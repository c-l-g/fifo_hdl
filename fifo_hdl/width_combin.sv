==> flow/design.v <==
`timescale 1ns/1ps
module width_combin #(
    parameter   DSIZE   = 1,
    parameter   NSIZE   = 8
)(
    input                           clock,
    input                           rst_n,
    input [DSIZE-1:0]               wr_data,
    input                           wr_vld,
    output logic                    wr_ready,
    input                           wr_last,
    input                           wr_align_last,
    output logic[DSIZE*NSIZE-1:0]   rd_data,
    output logic                    rd_vld,
    input                           rd_ready,
    output logic                    rd_last
);
assign wr_ready = rd_ready;
localparam	RSIZE	= 	(NSIZE<16)?  4 :
						(NSIZE<32)?  5 :
      					(NSIZE<64)?  6 :
						(NSIZE<128)? 7 : 8;
reg [RSIZE-1:0]    point;
always@(posedge clock,negedge rst_n)begin
    if(~rst_n)  point   <= {RSIZE{1'b0}};
    else begin
        if(wr_vld && wr_ready)begin
            if(wr_align_last || wr_last)
                    point   <= {RSIZE{1'b0}};
            else begin
                if(point == NSIZE-1)
                        point   <= {RSIZE{1'b0}};
                else    point   <= point + 1'b1;
            end
        end else    point   <= point;
end end
always@(posedge clock,negedge rst_n)begin
    if(~rst_n)  rd_data <= {(DSIZE*NSIZE){1'b0}};
    else begin
        if(wr_vld && wr_ready)
                rd_data[DSIZE*(NSIZE-point)-1-:DSIZE]   <= wr_data;
        else    rd_data[DSIZE*(NSIZE-point)-1-:DSIZE]   <= rd_data[DSIZE*(NSIZE-point)-1-:DSIZE];
    end
end
always@(posedge clock,negedge rst_n)begin
    if(~rst_n)  rd_vld  <= 1'b0;
    else begin
        if(point==(NSIZE-1) && wr_vld && wr_ready )
                rd_vld  <= 1'b1;
        else if(rd_vld && rd_ready)
                rd_vld  <= 1'b0;
        else    rd_vld  <= rd_vld;
    end
end
always@(posedge clock,negedge rst_n)begin
    if(~rst_n)  rd_last     <= 1'b0;
    else begin
        if(point==(NSIZE-1) && wr_vld && wr_ready )
                rd_last <= wr_last;
        else if(rd_vld && rd_ready)
                rd_last <= 1'b0;
        else    rd_last <= rd_last;
    end
end
endmodule
Reports on width_combin
The steps from the RTL of width_combin to its reports follow in flow order.
Line numbers count from 1 in the design file above.
A cell with - has no value.

design
  top module = width_combin
  clock port = clock
  standard-cell library = sky130hd
  library corner = tt_025C_1v80

Word-level counts
Counts by Yosys on the flattened word-level netlist (proc, flatten, opt, wreduce; memories kept). Register bits leave out memories and registers merged into their read ports (data or address). Print and check cells are left out. Cells with the same type and inputs are merged into one.

cells by class
  add/sub/neg operators = 6
  equal/unequal tests = 1
  shift operators = 4
  multiplexer cells = 6
  bitwise operators = 4
  reductions and logical operators = 6

operator list
  operator                                               count
  variable shift 1 x 33 -> 8 bit                         2
  variable shift 1 x 33 -> 8 bit (first input constant)  1
  negation 32 -> 33 bit                                  1
  OR 8 bit                                               2
  subtractor 7 x 2 -> 8 bit (second input constant)      1
  AND 8 bit                                              1
  indexed select 8 x 8 -> 1 bit                          1
  inverter 8 bit                                         1
  2-to-1 mux 8 bit                                       1
  2-to-1 mux 4 bit                                       2
  adder 6 x 2 -> 7 bit (second input constant)           1
  subtractor 5 x 2 -> 6 bit (second input constant)      1
  subtractor 4 x 4 -> 5 bit (first input constant)       1
  logical AND 1 bit                                      4
  adder 4 x 1 -> 4 bit (second input constant)           1
  equality test 4 x 3 -> 1 bit (second input constant)   1
  2-to-1 mux 1 bit                                       3
  nonzero test 2 bit                                     1
  logical OR 1 bit                                       1

word-level totals
  register bits after elaboration = 14
  bits of input ports = 7
  output and inout port bits = 11
  word-level cells = 31

Depth
Yosys ltp: most cells in a row. Word level: on the elaborated netlist, between registers, memories and ports. Mapped: between sequential cells and ports; inverters and the memories' decode and read muxes count.

depth
  depth after elaboration = 10
  ABC_AREA = 1
  depth in mapped cells = 23
  gate-level depth less buffers = 23

Synthesis result
Yosys stat after the flow's synthesis: flattened, memories mapped to cells. It holds for the ABC_AREA given above (unset counts as 0); a run with the other value may have another netlist.

mapped netlist
  mapped cells = 203
  chip area (Yosys) = 1392.6 µm²
  sequential part of the area = 350.3 µm²
  mapped flip-flops = 14
  buffer cells = 3

cell types
  type                      count  area in all (µm²)
  sky130_fd_sc_hd__dfrtp_1  14     350.336
  sky130_fd_sc_hd__nor2_1   40     150.144
  sky130_fd_sc_hd__ha_1     11     137.632
  sky130_fd_sc_hd__nand2_1  34     127.622
  sky130_fd_sc_hd__inv_1    22     82.579
  sky130_fd_sc_hd__nand4_1  9      56.304
  sky130_fd_sc_hd__nand3_1  11     55.053
  sky130_fd_sc_hd__nand4_2  4      50.048
  sky130_fd_sc_hd__nor3_1   10     50.048
  sky130_fd_sc_hd__nand3_2  4      40.038
  sky130_fd_sc_hd__inv_2    10     37.536
  sky130_fd_sc_hd__nand2_2  6      37.536
  sky130_fd_sc_hd__nand2_4  2      22.522
  sky130_fd_sc_hd__nor2_4   2      22.522
  sky130_fd_sc_hd__a21oi_1  4      20.019
  sky130_fd_sc_hd__o21ai_0  4      20.019
  sky130_fd_sc_hd__nor2_2   3      18.768
  sky130_fd_sc_hd__o22ai_1  3      18.768

Other cell types: 9; their cells: 10.

Worst setup path after synthesis
Path of least setup slack by OpenSTA after synthesis, without wires, with an ideal clock, recovery checks aside; 20% of the period is set as input and as output delay. Where synthesis merged equal registers, the netlist keeps one of their names.

timing path after synthesis
  path type = register to register
  from = reg point[0]
  to = reg rd_data[5]
  clock period = 4.9 ns
  setup time = 0.122 ns
  time at the first pin = 0.000 ns
  arrival time = 2.639 ns
  data required time = 4.778 ns
  setup slack = 2.139 ns
  path delay = 2.761 ns
  stages = 18
  path buffers = 0
  period reached after synthesis = 2.761 ns

"path delay" = arrival - input delay + setup time.
"stages" counts driving pins, that of a launching flip-flop among them; a cell with two outputs on the path counts twice.
"period reached after synthesis" is the clock period less the worst setup slack; recovery checks do not enter. This is arithmetic on one report: input and output delays are still those of the set period (20% each).
Between the ends stands the longest chain of elaborated cells between them, by number of cells; it is not shown to be the way that was timed. Of several equally long chains one is given.
Each line given opens the expression or statement behind the cell; cells for indexed reads and writes are added by Yosys, which also makes memories of some case tables.
A register here has more assigning lines than the two given.
Lines with a computed index may be missing from the assigning lines.

on the way, after synthesis
  path through = sky130_fd_sc_hd__dfrtp_1 sky130_fd_sc_hd__inv_2 sky130_fd_sc_hd__ha_1 sky130_fd_sc_hd__nor2_4 sky130_fd_sc_hd__nand3_2 sky130_fd_sc_hd__nand3_2 sky130_fd_sc_hd__nand3_2 sky130_fd_sc_hd__nor2_1 sky130_fd_sc_hd__inv_1 sky130_fd_sc_hd__ha_1 sky130_fd_sc_hd__nor2_1 sky130_fd_sc_hd__nand3_1 sky130_fd_sc_hd__nor3_1 sky130_fd_sc_hd__nand3_1 sky130_fd_sc_hd__inv_1 sky130_fd_sc_hd__nand4_2 sky130_fd_sc_hd__nor3_1 sky130_fd_sc_hd__nor2_1
  length of the longest elaborated chain = 10
  elaborated cells between the ends (all ways) = 14
  those cells by class = 5 x add/sub; 4 x shift; 1 x mux; 4 x logic

RTL lines, path after synthesis
  element                         line  text
  start: declaration              23    reg [RSIZE-1:0]    point;
  start: assignment               33    else    point   <= point + 1'b1;
  start: assignment               35    end else    point   <= point;
  subtractor 4 x 4 -> 5 bit       42    else    rd_data[DSIZE*(NSIZE-point)-1-:DSIZE]   <= rd_data[DSIZE*(NSIZE-point)-1-:DSIZE];
  subtractor 5 x 2 -> 6 bit       42
  adder 6 x 2 -> 7 bit            42
  subtractor 7 x 2 -> 8 bit       42
  negation 32 -> 33 bit           42
  variable shift 1 x 33 -> 8 bit  42
  inverter 8 bit                  42
  AND 8 bit                       42
  OR 8 bit                        42
  2-to-1 mux 8 bit                40    if(wr_vld && wr_ready)
  end: assignment                 38    if(~rst_n)  rd_data <= {(DSIZE*NSIZE){1'b0}};
  end: declaration                13    output logic[DSIZE*NSIZE-1:0]   rd_data,

Worst path after layout
Path of least setup slack in the final report of flow run B (OpenROAD, finished layout, wires in). Where an end is a register, its clock arrival counts in the times.

timing path after layout
  path type = input to output
  from = in rd_ready
  to = out wr_ready
  clock period = 7.36 ns
  external input delay = 1.47 ns
  output delay = 1.47 ns
  time at the first pin = 1.47 ns
  arrival time = 2.63 ns
  data required time = 5.89 ns
  setup slack = 3.26 ns
  stages = 3
  path buffers = 3

on the way, after layout
  path through = sky130_fd_sc_hd__clkdlybuf4s50_1 sky130_fd_sc_hd__buf_4 sky130_fd_sc_hd__clkdlybuf4s50_1
  length of the longest elaborated chain = 0
  elaborated cells between the ends (all ways) = 0
  source lines of those cells = 0

RTL lines, path after layout
  element             line  text
  start: declaration  15    input                           rd_ready,
  end: declaration    10    output logic                    wr_ready,

Add stored flow runs of width_combin

Stored flow runs of width_combin (2 of them; Yosys, OpenROAD, sky130hd). They differ in their settings and are not a sequence. Constraints: input delay and output delay 20% of the set period each, output load 0.01 pF.
"achieved clock period (ns)": clock period set for the run, less the worst setup slack. It is reckoned from that one timing run; input and output delays stay at 20% of the period that was set.
"worst setup path time (ns)": the worst setup path's part of the clock period (all of it between registers, 20% less for each end at a port) less its slack. A launch clock that arrives late makes it longer, a capture clock that arrives late makes it shorter.
"finish__power__total" is the tool's figure for a default switching activity; nothing was simulated.

settings of flow run A
{
  "period_ns": 2.97,
  "CORE_UTILIZATION": 65,
  "PLACE_DENSITY_LB_ADDON": 0.1,
  "CORE_MARGIN": 10,
  "CELL_PAD_IN_SITES_DETAIL_PLACEMENT": 0,
  "CTS_CLUSTER_SIZE": 53,
  "CTS_CLUSTER_DIAMETER": 71,
  "MIN_ROUTING_LAYER": "met1",
  "MAX_ROUTING_LAYER": "met4",
  "CAP_MARGIN": 20,
  "SLEW_MARGIN": 20
}
report of flow run A: did not finish, route, DPL-0038

settings of flow run B
{
  "period_ns": 7.36,
  "CORE_UTILIZATION": 50,
  "SETUP_SLACK_MARGIN": -0.26,
  "PLACE_DENSITY_LB_ADDON": 0.05,
  "CELL_PAD_IN_SITES_GLOBAL_PLACEMENT": 1,
  "TNS_END_PERCENT": 25,
  "ABC_AREA": 1,
  "GPL_TIMING_DRIVEN": 0,
  "MAX_ROUTING_LAYER": "met4",
  "CAP_MARGIN": 20,
  "CORE_MARGIN": 2,
  "SLEW_MARGIN": 20
}
report of flow run B
yosys chip area after synthesis (um^2): 1392.6
finish__design__die__area: 3223.4
finish__design__instance__area__stdcell: 1624.1
finish__design__instance__utilization: 0.5993
finish__timing__setup__ws: 3.258
finish__timing__setup__tns: 0.000
finish__timing__hold__ws: 0.510
finish__power__total: 5.359e-04
achieved clock period (ns): 4.102
worst setup path time (ns): 1.16
worst setup path kind: input to output
