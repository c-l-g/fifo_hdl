==> flow/design.v <==
`timescale 1ns/1ps
module data_pipe_nto1 #(
    parameter   DSIZE   = 1,
    parameter   NSIZE   = 8
)(
    input                           clock,
    input                           rst_n,
    input [DSIZE*NSIZE-1:0]         wr_data,
    input                           wr_vld,
    output logic                    wr_ready,
    output logic[DSIZE-1:0]         rd_data,
    output logic                    rd_vld,
    input                           rd_ready
);
logic[NSIZE-1:0]   fifo_full;
logic[NSIZE-1:0]   fifo_empty;
logic[DSIZE-1:0]            ds_wr_data  [NSIZE-1:0];
logic[NSIZE-1:0]            ds_wr_vld;
logic[NSIZE-1:0]            ds_wr_en;
genvar KK;
generate
for(KK=0;KK<NSIZE;KK++)begin
fifo_hdl_verb #(
	.DSIZE		(DSIZE		),
	.DEPTH		(4     ),
	.ALMOST		(1      ),
	.DEF_VALUE	(0      ),
    .FIRST_WORD_FALL_THROUGH    ("ON")
)fifo_hdl_inst(
 	.wr_clk			(clock		),
 	.wr_rst_n       (rst_n		),
 	.wr_en          (wr_vld     ),
 	.wr_data        (wr_data[DSIZE*KK+:DSIZE]    ),
 	.wr_count       (           ),
 	.full           (fifo_full[KK]  ),
 	.almost_full    (           ),
 	.rd_clk			(clock		),
 	.rd_rst_n       (rst_n      ),
 	.rd_en          (ds_wr_en[KK]   ),
 	.rd_data        (ds_wr_data[KK] ),
 	.rd_count       (           ),
 	.empty          (fifo_empty[KK] ),
 	.almost_empty   (           )
);
assign ds_wr_vld[KK]    = !fifo_empty[KK];
end
endgenerate
assign wr_ready     = !fifo_full[0];
localparam	RSIZE	= 	(NSIZE<16)?  4 :
						(NSIZE<32)?  5 :
      					(NSIZE<64)?  6 :
						(NSIZE<128)? 7 : 8;
logic [RSIZE-1:0]       point;
logic                   en_point;
assign en_point = |(ds_wr_en & (~fifo_empty));
always@(posedge clock,negedge rst_n)
    if(~rst_n)  point   <= NSIZE-1;
    else begin
        if(en_point)begin
            if(point != {RSIZE{1'b0}})
                    point <= point - 1'b1;
            else    point <= NSIZE-1;
        end else    point <= point;
    end
logic   out_fifo_full;
logic   out_fifo_empty;
generate
for(KK=0;KK<NSIZE;KK++)
    assign ds_wr_en[KK]  = !out_fifo_full && (point==KK);
endgenerate
fifo_hdl_verb #(
	.DSIZE		(DSIZE		),
	.DEPTH		(4     ),
	.ALMOST		(1      ),
	.DEF_VALUE	(0      ),
    .FIRST_WORD_FALL_THROUGH    ("ON")
)fifo_hdl_inst_out(
 	.wr_clk			(clock		),
 	.wr_rst_n       (rst_n		),
 	.wr_en          (ds_wr_vld[point]    ),
 	.wr_data        (ds_wr_data[point]   ),
 	.wr_count       (           ),
 	.full           (out_fifo_full       ),
 	.almost_full    (           ),
 	.rd_clk			(clock		),
 	.rd_rst_n       (rst_n      ),
 	.rd_en          (rd_ready   ),
 	.rd_data        (rd_data    ),
 	.rd_count       (           ),
 	.empty          (out_fifo_empty ),
 	.almost_empty   (           )
);
assign rd_vld   = !out_fifo_empty;
endmodule
`timescale 1ns/1ps
module fifo_hdl_verb #(
	parameter				DSIZE		= 8,
	parameter				DEPTH		= 16,
	parameter				ALMOST		= 3,
	parameter[DSIZE-1:0]	DEF_VALUE	= 0,
    parameter               FIRST_WORD_FALL_THROUGH = "ON"
)(
	input				wr_clk 			,
	input				wr_rst_n        ,
	input				wr_en           ,
	input [DSIZE-1:0]	wr_data         ,
	output[4:0]			wr_count        ,
	output				full            ,
	output				almost_full     ,
	input				rd_clk			,
	input				rd_rst_n        ,
	input				rd_en           ,
	output[DSIZE-1:0]	rd_data         ,
	output[4:0]			rd_count        ,
	output				empty           ,
	output				almost_empty
);
reg     inner_rd_en;
wire    rd_en_tri;
wire    buf_vld;
generate
if(FIRST_WORD_FALL_THROUGH=="ON")
    assign rd_en_tri = (rd_en && buf_vld) || inner_rd_en;
else
    assign rd_en_tri = rd_en;
endgenerate
localparam	RSIZE	= 	(DEPTH<16)?  4 :
						(DEPTH<32)?  5 :
      					(DEPTH<64)?  6 :
						(DEPTH<128)? 7 : 8;
reg	[RSIZE-1:0]	wr_point,rd_point;
wire	rst_n;
assign	rst_n	= wr_rst_n && rd_rst_n;
reg 	full_flag,empty_flag;
reg 	wr_step,rd_step;
reg [DEPTH-1:0]     rd_b_flag;
reg [DEPTH-1:0]     wr_b_flag;
always@(posedge wr_clk,negedge rst_n)begin
    if(~rst_n)  wr_b_flag   <= {DEPTH{1'b0}};
    else begin
        if(wr_en && !full_flag)begin
            if(wr_b_flag[wr_point] == rd_b_flag[wr_point])
                    wr_b_flag[wr_point] <= !wr_b_flag[wr_point];
            else    wr_b_flag[wr_point] <= wr_b_flag[wr_point];
        end else    wr_b_flag           <= wr_b_flag;
end end
always@(posedge rd_clk,negedge rst_n)begin
    if(~rst_n)  rd_b_flag   <= {DEPTH{1'b0}};
    else begin
        if(( rd_en_tri) && !empty_flag)begin
            if(rd_b_flag[rd_point] != wr_b_flag[rd_point])
                    rd_b_flag[rd_point] <= ~rd_b_flag[rd_point];
            else    rd_b_flag[rd_point] <= rd_b_flag[rd_point];
        end else    rd_b_flag           <= rd_b_flag;
end end
always@(posedge wr_clk,negedge rst_n)
	if(~rst_n)		wr_point	<= {RSIZE{1'b0}};
	else begin
		if(wr_en && !full_flag)begin
			if(wr_point == DEPTH-1)
					wr_point	<= {RSIZE{1'b0}};
			else	wr_point	<= wr_point + 1'b1;
		end else 	wr_point	<= wr_point;
	end
always@(posedge rd_clk,negedge rst_n)
	if(~rst_n)		rd_point	<= {RSIZE{1'b0}};
	else begin
		if(( rd_en_tri) && !empty_flag)begin
			if(rd_point == DEPTH-1)
					rd_point	<= {RSIZE{1'b0}};
			else	rd_point	<= rd_point + 1'b1;
		end else	rd_point	<= rd_point;
	end
always@(posedge wr_clk,negedge rst_n)
	if(~rst_n)		wr_step	<= 1'b0;
	else begin
		if(wr_point == DEPTH-1 && wr_en && !full_flag)
					wr_step	<= ~wr_step;
		else		wr_step	<= wr_step;
	end
always@(posedge rd_clk,negedge rst_n)
	if(~rst_n)		rd_step	<= 1'b0;
	else begin
		if(rd_point == DEPTH-1 && ( rd_en_tri) && !empty_flag)
					rd_step	<= ~rd_step;
		else		rd_step	<= rd_step;
	end
reg	[RSIZE-1:0]	next_wr_point;
always@(posedge wr_clk,negedge rst_n)
	if(~rst_n)		next_wr_point	<= {RSIZE{1'b0}}+1'b1;
	else begin
		if(wr_en &&   !full_flag)begin
			if(next_wr_point == DEPTH-1)
					next_wr_point	<= {RSIZE{1'b0}};
			else	next_wr_point	<= next_wr_point + 1'b1;
		end else 	next_wr_point	<= next_wr_point;
	end
reg	[RSIZE-1:0]	next_rd_point;
always@(posedge rd_clk,negedge rst_n)
	if(~rst_n)		next_rd_point	<= {RSIZE{1'b0}}+1'b1;
	else begin
		if(( rd_en_tri) &&   !empty_flag)begin
			if(next_rd_point == DEPTH-1)
					next_rd_point	<= {RSIZE{1'b0}};
			else	next_rd_point	<= next_rd_point + 1'b1;
		end else 	next_rd_point	<= next_rd_point;
	end
always@(posedge wr_clk,negedge rst_n)
	if(~rst_n)	full_flag	<= 1'b0;
    else begin
        if(wr_en && !full_flag)
                full_flag	<= wr_b_flag[next_wr_point] != rd_b_flag[next_wr_point];
        else    full_flag	<= wr_b_flag[wr_point] != rd_b_flag[wr_point];
    end
    always@(posedge rd_clk,negedge rst_n)
    	if(~rst_n)	empty_flag	<= 1'b1;
    	else begin
            if((rd_en_tri) && !empty_flag && FIRST_WORD_FALL_THROUGH=="ON")
                    empty_flag	<= rd_b_flag[next_rd_point] == wr_b_flag[next_rd_point];
         	else    empty_flag	<= rd_b_flag[rd_point] == wr_b_flag[rd_point];
        end
reg 	almost_full_flag,almost_empty_flag;
always@(posedge wr_clk,negedge rst_n)
	if(~rst_n)	almost_full_flag	<= 1'b0;
	else 		almost_full_flag	<= {wr_step^rd_step,wr_point} >= ((DEPTH-ALMOST) + rd_point);
always@(posedge rd_clk,negedge rst_n)
	if(~rst_n)	almost_empty_flag	<= 1'b1;
	else 		almost_empty_flag	<= {wr_step^rd_step,wr_point} <= (ALMOST+rd_point);
reg [DSIZE-1:0]	data [DEPTH-1:0];
always@(posedge wr_clk,negedge rst_n)begin:MEM_BLOCK
integer	II;
	if(~rst_n)begin
		for(II=0;II<DEPTH;II=II+1)
			data[II]	<= DEF_VALUE;
	end else begin
		if(wr_en && !full_flag)
				data[wr_point]	<= wr_data;
		else	data[wr_point]	<= data[wr_point];
end end
reg [DSIZE-1:0]		rd_data_reg;
always@(posedge rd_clk,negedge rst_n)
	if(~rst_n)		rd_data_reg	<= DEF_VALUE;
	else
    	if(rd_en)
                rd_data_reg	<= data[rd_point];
        else    rd_data_reg <= rd_data_reg;
reg [4:0]	wr_cnt_reg,rd_cnt_reg;
always@(posedge wr_clk,negedge rst_n)
	if(~rst_n)	wr_cnt_reg	<= 5'd0;
	else if(full_flag)
				wr_cnt_reg	<= DEPTH;
	else if(wr_step^rd_step)
				wr_cnt_reg	<= (DEPTH+wr_point)-rd_point;
	else		wr_cnt_reg	<= wr_point - rd_point;
always@(posedge rd_clk,negedge rst_n)
	if(~rst_n)	rd_cnt_reg	<= 5'd0;
	else if(empty_flag)
				rd_cnt_reg	<= 5'd0;
	else if(wr_step^rd_step)
				rd_cnt_reg	<= (DEPTH+wr_point)-rd_point;
	else		rd_cnt_reg	<= wr_point - rd_point;
logic[DSIZE-1:0]        ff_rd_data;
logic                   ff_rd_data_vld;
logic[9-1:0]            ff_rd_count;
logic                   ff_empty;
logic                   first_ff_vld_exec;
always@(posedge rd_clk,negedge rst_n)
    if(~rst_n)      ff_rd_data_vld  <= 1'b0;
    else begin
        case({ff_rd_data_vld,rd_en,!empty_flag})
        3'b000: ff_rd_data_vld  <= 1'b0;
        3'b001: ff_rd_data_vld  <= 1'b1;
        3'b010: ff_rd_data_vld  <= 1'b0;
        3'b011: ff_rd_data_vld  <= 1'b1;
        3'b100: ff_rd_data_vld  <= 1'b1;
        3'b101: ff_rd_data_vld  <= 1'b1;
        3'b110: ff_rd_data_vld  <= 1'b0;
        3'b111: ff_rd_data_vld  <= 1'b1;
        default:ff_rd_data_vld  <= 1'b0;
        endcase
    end
always@(posedge rd_clk,negedge rst_n)
    if(~rst_n)      first_ff_vld_exec  <= 1'b0;
    else begin
        case({ff_rd_data_vld,rd_en,!empty_flag})
        3'b000: first_ff_vld_exec  <= first_ff_vld_exec;
        3'b001: first_ff_vld_exec  <= 1'b1;
        3'b010: first_ff_vld_exec  <= first_ff_vld_exec;
        3'b011: first_ff_vld_exec  <= 1'b1;
        3'b100: first_ff_vld_exec  <= 1'b1;
        3'b101: first_ff_vld_exec  <= 1'b1;
        3'b110: first_ff_vld_exec  <= first_ff_vld_exec;
        3'b111: first_ff_vld_exec  <= 1'b1;
        default:first_ff_vld_exec  <= first_ff_vld_exec;
        endcase
    end
always@(posedge rd_clk,negedge rst_n)
    if(~rst_n)      ff_empty  <= 1'b1;
    else begin
        case({ff_rd_data_vld,rd_en,!empty_flag})
        3'b000: ff_empty  <= ~(1'b0) || 1'b0 ;   
        3'b001: ff_empty  <= ~(1'b1) || 1'b1 ;   
        3'b010: ff_empty  <= ~(1'b0) || 1'b0 ;   
        3'b011: ff_empty  <= ~(1'b1) || 1'b1 ;   
        3'b100: ff_empty  <= ~(1'b1) || 1'b0 ;   
        3'b101: ff_empty  <= ~(1'b1) || 1'b0 ;   
        3'b110: ff_empty  <= ~(1'b0) || 1'b0 ;   
        3'b111: ff_empty  <= ~(1'b1) || 1'b0 ;   
        default:ff_empty  <= ~(1'b0) || 1'b0 ;   
        endcase
    end
always@(posedge rd_clk,negedge rst_n)
    if(~rst_n)      ff_rd_data  <= 1'b0;
    else begin
        case({ff_rd_data_vld,rd_en,!empty_flag})
        3'b000: ff_rd_data  <= ff_rd_data;
        3'b001: ff_rd_data  <= data[rd_point];
        3'b010: ff_rd_data  <= ff_rd_data;
        3'b011: ff_rd_data  <= data[rd_point];
        3'b100: ff_rd_data  <= ff_rd_data;
        3'b101: ff_rd_data  <= ff_rd_data;
        3'b110: ff_rd_data  <= ff_rd_data;
        3'b111: ff_rd_data  <= data[rd_point];
        default:ff_rd_data  <= ff_rd_data;
        endcase
    end
generate
if(FIRST_WORD_FALL_THROUGH == "ON")
always@(posedge rd_clk,negedge rst_n)
    if(~rst_n)      inner_rd_en  <= 1'b0;
    else begin
        case({ff_rd_data_vld,rd_en,!empty_flag})
        3'b000: inner_rd_en  <= 1'b0;
        3'b001: inner_rd_en  <= 1'b1;
        3'b010: inner_rd_en  <= 1'b0;
        3'b011: inner_rd_en  <= 1'b1;
        3'b100: inner_rd_en  <= 1'b0;
        3'b101: inner_rd_en  <= 1'b0;
        3'b110: inner_rd_en  <= 1'b0;
        3'b111: inner_rd_en  <= 1'b0;
        default:inner_rd_en  <= 1'b0;
        endcase
    end
else
assign inner_rd_en = rd_en;
endgenerate
assign	rd_data	= ff_rd_data;
assign buf_vld = ff_rd_data_vld;
assign	full		= full_flag;
assign	empty		= FIRST_WORD_FALL_THROUGH=="OFF"? empty_flag : ff_empty;
assign	almost_full	= almost_full_flag;
assign	almost_empty= almost_empty_flag;
assign	rd_data		= FIRST_WORD_FALL_THROUGH=="OFF"? rd_data_reg : ff_rd_data;
assign	wr_count	= wr_cnt_reg;
assign	rd_count	= rd_cnt_reg;
endmodule
# ---- Tool chain data of data_pipe_nto1
# Tool output for the design above, in the order of the flow.
# Line numbers count from 1 in the design file above.
# Library cell names are shortened.
# Not given: -
dict set report setup {
  design {data_pipe_nto1}
  clock {clock}
  cell_library {sky130hd}
  pvt_corner {tt_025C_1v80}
}

# ---- Word level
# Counts by Yosys on the flattened word-level netlist (proc, flatten, opt, wreduce). Print and check cells are left out.
# Yosys's memory passes give these memory sizes; they may raise the number of words (mostly to a power of two), join words into wider ones and drop unused or constant bits.
dict set report op_classes {
  n_mux 209
  eq_ne 221
  addsub 55
  n_shift 127
  reduce_logical 156
  logic 83
}
# operator count
set op_table {}
lappend op_table {{4-bit by 4-bit indexed select with 1-bit output} 72}
lappend op_table {{4-bit 2-to-1 mux} 55}
lappend op_table {{1-bit by 5-bit variable shift with 4-bit output} 36}
lappend op_table {{4-bit by 2-bit equality test with 1-bit output with constant B} 38}
lappend op_table {{4-bit by 1-bit adder with 4-bit output with constant B} 36}
lappend op_table {{4-bit bitwise OR} 36}
lappend op_table {{1-bit 2-to-1 mux} 135}
lappend op_table {{3-bit equality test with constant B} 40}
lappend op_table {{1-bit by 5-bit variable shift with 4-bit output with constant A} 18}
lappend op_table {{4-bit negator with 5-bit output} 18}
lappend op_table {{2-bit equality test with constant B} 36}
lappend op_table {{4-bit bitwise AND} 18}
lappend op_table {{4-bit inverter} 18}
lappend op_table {{1-bit zero test} 63}
lappend op_table {{3-bit by 2-bit equality test with 1-bit output with constant B} 20}
lappend op_table {{5-bit OR reduction} 9}
lappend op_table {{2-bit by 1-bit equality test with 1-bit output with constant B} 18}
lappend op_table {{2-bit zero test} 18}
lappend op_table {{1-bit parallel mux with 4-bit select} 9}
lappend op_table {{1-bit logical AND} 35}
lappend op_table {{3-bit by 1-bit equality test with 1-bit output with constant B} 10}
lappend op_table {{3-bit zero test} 10}
lappend op_table {{1-bit equality test} 27}
lappend op_table {{1-bit != test} 27}
lappend op_table {{3-bit OR reduction} 9}
lappend op_table {{1-bit parallel mux with 3-bit select} 9}
lappend op_table {{4-bit by 3-bit equality test with 1-bit output with constant B} 4}
lappend op_table {{1-bit logical OR} 9}
# Not listed: further kinds 10, cells in them 18.
dict set report word_totals {
  regBits 283
  mem_count 27
  clocked_rd_ports_x_width 27
  inputBits 12
  word_cells 996
  mem_bits_ro 216
}
# memory size width read_ports write_ports line_no
set memory_table {}
lappend memory_table {{(name not given)} 8 1 1 0 332} ;# case({ff_rd_data_vld,rd_en,!empty_flag})
lappend memory_table {{(name not given)} 8 1 1 0 300} ;# case({ff_rd_data_vld,rd_en,!empty_flag})
lappend memory_table {{(name not given)} 8 1 1 0 270} ;# case({ff_rd_data_vld,rd_en,!empty_flag})
lappend memory_table {{(name not given)} 8 1 1 0 332}
lappend memory_table {{(name not given)} 8 1 1 0 300}
lappend memory_table {{(name not given)} 8 1 1 0 270}
# Memories not listed: 21.

# ---- Longest topological paths
# Yosys ltp: most cells in a row. Word level: on the elaborated netlist, between registers, memories and ports. Mapped: between sequential cells and ports; inverters and the memories' decode and read muxes count.
dict set report logic_depth {
  word_depth 6
  abc_area 0
  mapped_depth 9
  mapped_depth_nobuf 8
}

# ---- After synthesis
# Yosys stat after the flow's synthesis: flattened, memories mapped to cells. It holds for the ABC_AREA given above (unset counts as 0); a run with the other value may have another netlist.
# type count area_total_um2
set by_type {}
lappend by_type {dfrtp_1 271 6.78E+03}
lappend by_type {ha_1 143 1.79E+03}
lappend by_type {mux4_2 54 1.22E+03}
lappend by_type {dfstp_2 39 1.02E+03}
lappend by_type {nand2_1 223 837.053}
lappend by_type {xnor2_1 79 691.914}
lappend by_type {nor2_1 143 536.765}
lappend by_type {mux2_2 39 439.171}
lappend by_type {o21ai_0 85 425.408}
lappend by_type {xor2_1 48 420.403}
lappend by_type {inv_1 104 390.374}
lappend by_type {mux2i_1 38 380.365}
lappend by_type {a21oi_1 73 365.35}
lappend by_type {nand3_1 66 330.317}
lappend by_type {nand4_1 45 281.52}
lappend by_type {nor2b_1 30 187.68}
lappend by_type {a222oi_1 18 180.173}
lappend by_type {nand2b_1 28 175.168}
# Not listed: further types 43, cells in them 251.
dict set report mapped {
  flip_flops 310
  area_um2 18252.5
  cells 1777
}
# By module: a second synthesis without flattening, with its own total; a netlist apart from the flattened one above.
dict set report hier_totals {
  hier_cells 2631
  hier_area_um2 26932.1
}
# Rows give one instance, submodules left out.
# mod n_inst area_um2 n_cells
set by_module {}
lappend by_module {fifo_hdl_verb 9 2934.1 286}
lappend by_module {data_pipe_nto1 1 525.5 57}

# ---- Path before layout
# Path of least setup slack by OpenSTA after synthesis, without wires, with an ideal clock, recovery checks aside; 20% of the period is set as input and as output delay. Where synthesis merged equal registers, the netlist keeps one of their names.
dict set report synth_path {
  kind {register to register}
  start {reg point[0]}
  end {reg fifo_hdl_inst_out.data[0]}
  path_delay_ns 2.144
  launch_ns 0.000
  tclk_ns 2.33
  arrival_time_ns 2.013
  setup_ns 0.131
  setup_slack_ns 0.186
  driving_pins 8
  period_less_setup_slack_ns 2.144
}
# "path_delay_ns" = arrival - input delay + setup time.
# "driving_pins": output pins that drive a net of the path, with the launching flip-flop's if there is one; two outputs of one cell count as two.
# "period_less_setup_slack_ns" is the clock period less the worst setup slack; recovery checks do not enter. This is arithmetic on one report: input and output delays are still those of the set period (20% each).
# Between the ends stands the longest chain of elaborated cells between them, by number of cells; it is not shown to be the way that was timed. Of several equally long chains one is given.
# A line is the first line of the expression or statement that the cell stems from. Yosys adds cells for indexed reads and writes and turns some case tables into memories.
# A register here has more assigning lines than the two given.
dict set report synth_via {
  path_cell_list {dfstp_2 buf_6 mux2_1 or3_1 a41oi_2 buf_6 mux2i_1 a21oi_1}
  elab_chain_len 4
  cone_cells 13
  cone_classes {7 x eq/ne; 1 x shift; 3 x mux; 2 x reduce/logical}
}
# item line_no
set synth_rtl {}
lappend synth_rtl {{from (decl)} 53} ;# logic [RSIZE-1:0]       point;
lappend synth_rtl {{from (assign)} 57} ;# if(~rst_n)  point   <= NSIZE-1;
lappend synth_rtl {{from (assign)} 61} ;# point <= point - 1'b1;
lappend synth_rtl {{3-bit equality test} 81} ;# .wr_data (ds_wr_data[point] ),
lappend synth_rtl {{1-bit parallel mux with 8-bit select} 81}
lappend synth_rtl {{1-bit 2-to-1 mux} 237} ;# data[wr_point] <= wr_data;
lappend synth_rtl {{1-bit 2-to-1 mux} 236} ;# if(wr_en && !full_flag)
lappend synth_rtl {{to (assign)} 237}
lappend synth_rtl {{to (assign)} 238} ;# else data[wr_point] <= data[wr_point];
lappend synth_rtl {{to (decl)} 229} ;# reg [DSIZE-1:0] data [DEPTH-1:0];

# ---- Path in the finished layout
# Path of least setup slack in the final report of run 1 (OpenROAD, finished layout, wires in). Where an end is a register, its clock arrival counts in the times.
dict set report layout_path {
  kind {register to register}
  start {reg point[0]}
  end {reg genblk1[1].fifo_hdl_inst.next_rd_point[2]}
  arrival_time_ns 3.25
  setup_ns 0.11
  launch_ns 0.53
  driving_pins 7
  setup_slack_ns 1.27
  tclk_ns 4.11
}
# Between the ends stands the longest chain of elaborated cells between them, by number of cells; it is not shown to be the way that was timed. Of several equally long chains one is given.
# A register here has more assigning lines than the two given.
dict set report layout_via {
  path_cell_list {dfstp_2 ha_1 nor4b_1 a21oi_1 nor2_1 nand2_1 mux2_2}
  elab_chain_len 5
  cone_cells 5
  cone_classes {1 x eq/ne; 4 x reduce/logical}
}
# item line_no
set layout_rtl {}
lappend layout_rtl {{from (decl)} 53} ;# logic [RSIZE-1:0]       point;
lappend layout_rtl {{from (assign)} 57} ;# if(~rst_n)  point   <= NSIZE-1;
lappend layout_rtl {{from (assign)} 61} ;# point <= point - 1'b1;
lappend layout_rtl {{4-bit by 1-bit equality test with 1-bit output} 69} ;# assign ds_wr_en[KK]  = !out_fifo_full && (point==KK);
lappend layout_rtl {{1-bit logical AND} 69}
lappend layout_rtl {{1-bit logical AND} 123} ;# assign rd_en_tri = (rd_en && buf_vld) || inner_rd_en;
lappend layout_rtl {{1-bit logical OR} 123}
lappend layout_rtl {{1-bit logical AND} 202} ;# if(( rd_en_tri) && !empty_flag)begin
lappend layout_rtl {{to (assign)} 200} ;# if(~rst_n) next_rd_point <= {RSIZE{1'b0}}+1'b1;
lappend layout_rtl {{to (assign)} 205} ;# else next_rd_point <= next_rd_point + 1'b1;
lappend layout_rtl {{to (decl)} 198} ;# reg [RSIZE-1:0] next_rd_point;

Flow measurements of data_pipe_nto1 on sky130hd: 2 stored runs with different settings, listed in no order. Input and output delays are each 20% of the period that was set; the output load is 0.01 pF.
"achieved_period_ns" = clock period - worst setup slack. The figure is calculated, with input and output delays left at 20% of the set period.
"worst_path_ns": the worst setup path's part of the clock period (all of it between registers, 20% less for each end at a port) less its slack. A launch clock that arrives late makes it longer, a capture clock that arrives late makes it shorter.

[flow] run 1: files
==> flow/run.sh <==
#!/bin/bash
# the make line also repeats the synthesis and layout settings of config.mk as NAME=value (left out here)
make -C /OpenROAD-flow-scripts/flow DESIGN_CONFIG=/design/flow/config.mk WORK_HOME=/design/flow/orfs CLKGATE_MAP_FILE= finish
==> flow/config.mk <==
export PLATFORM = sky130hd
export DESIGN_NAME = data_pipe_nto1
export DESIGN_NICKNAME = data_pipe_nto1
export VERILOG_FILES = /design/flow/design.v
export SDC_FILE = /design/flow/constraint.sdc
export NUM_CORES = 4
export LEC_CHECK = 0
export ABC_AREA = 0
export CAP_MARGIN = 20
export CELL_PAD_IN_SITES_DETAIL_PLACEMENT = 0
export CORE_MARGIN = 2
export CORE_UTILIZATION = 32
export CTS_CLUSTER_SIZE = 35
export GPL_ROUTABILITY_DRIVEN = 1
export GPL_TIMING_DRIVEN = 1
export MAX_ROUTING_LAYER = met4
export MIN_ROUTING_LAYER = met1
export PLACE_DENSITY_LB_ADDON = 0.24
export SETUP_SLACK_MARGIN = 0.5
export SLEW_MARGIN = 20
export TNS_END_PERCENT = 40
==> flow/constraint.sdc <==
create_clock -name core_clock -period 4.11 [get_ports {clock}]
set_input_delay 0.8220 -clock core_clock [delete_from_list [all_inputs] [get_ports {clock}]]
set_output_delay 0.8220 -clock core_clock [all_outputs]
set_load 0.01 [all_outputs]

[flow] run 1: metrics
[metrics] worst_path_ns = 2.84
[metrics] worstPathKind = register to register
[metrics] finalUtil_pct = 36.3
[metrics] achieved_period_ns = 2.836
[metrics] die_um2 = 58966.4
[metrics] synth_chip_area_um2 = 18252.5
[metrics] finish.stdcell_area_um2 = 20489.7
[metrics] worst_setup_slack_ns = 1.274

[flow] run 2: files
==> flow/run.sh <==
#!/bin/bash
# the make line also repeats the synthesis and layout settings of config.mk as NAME=value (left out here)
make -C /OpenROAD-flow-scripts/flow DESIGN_CONFIG=/design/flow/config.mk WORK_HOME=/design/flow/orfs CLKGATE_MAP_FILE= finish
==> flow/config.mk <==
export PLATFORM = sky130hd
export DESIGN_NAME = data_pipe_nto1
export DESIGN_NICKNAME = data_pipe_nto1
export VERILOG_FILES = /design/flow/design.v
export SDC_FILE = /design/flow/constraint.sdc
export NUM_CORES = 4
export LEC_CHECK = 0
export CAP_MARGIN = 40
export CELL_PAD_IN_SITES_DETAIL_PLACEMENT = 2
export CELL_PAD_IN_SITES_GLOBAL_PLACEMENT = 3
export CORE_MARGIN = 7
export CORE_UTILIZATION = 59
export GPL_ROUTABILITY_DRIVEN = 0
export GPL_TIMING_DRIVEN = 1
export PLACE_DENSITY_LB_ADDON = 0.11
export SLEW_MARGIN = 0
export TNS_END_PERCENT = 80
==> flow/constraint.sdc <==
create_clock -name core_clock -period 3.41 [get_ports {clock}]
set_input_delay 0.6820 -clock core_clock [delete_from_list [all_inputs] [get_ports {clock}]]
set_output_delay 0.6820 -clock core_clock [all_outputs]
set_load 0.01 [all_outputs]

[flow] run 2: no final report: placement broke off with FLW-0024
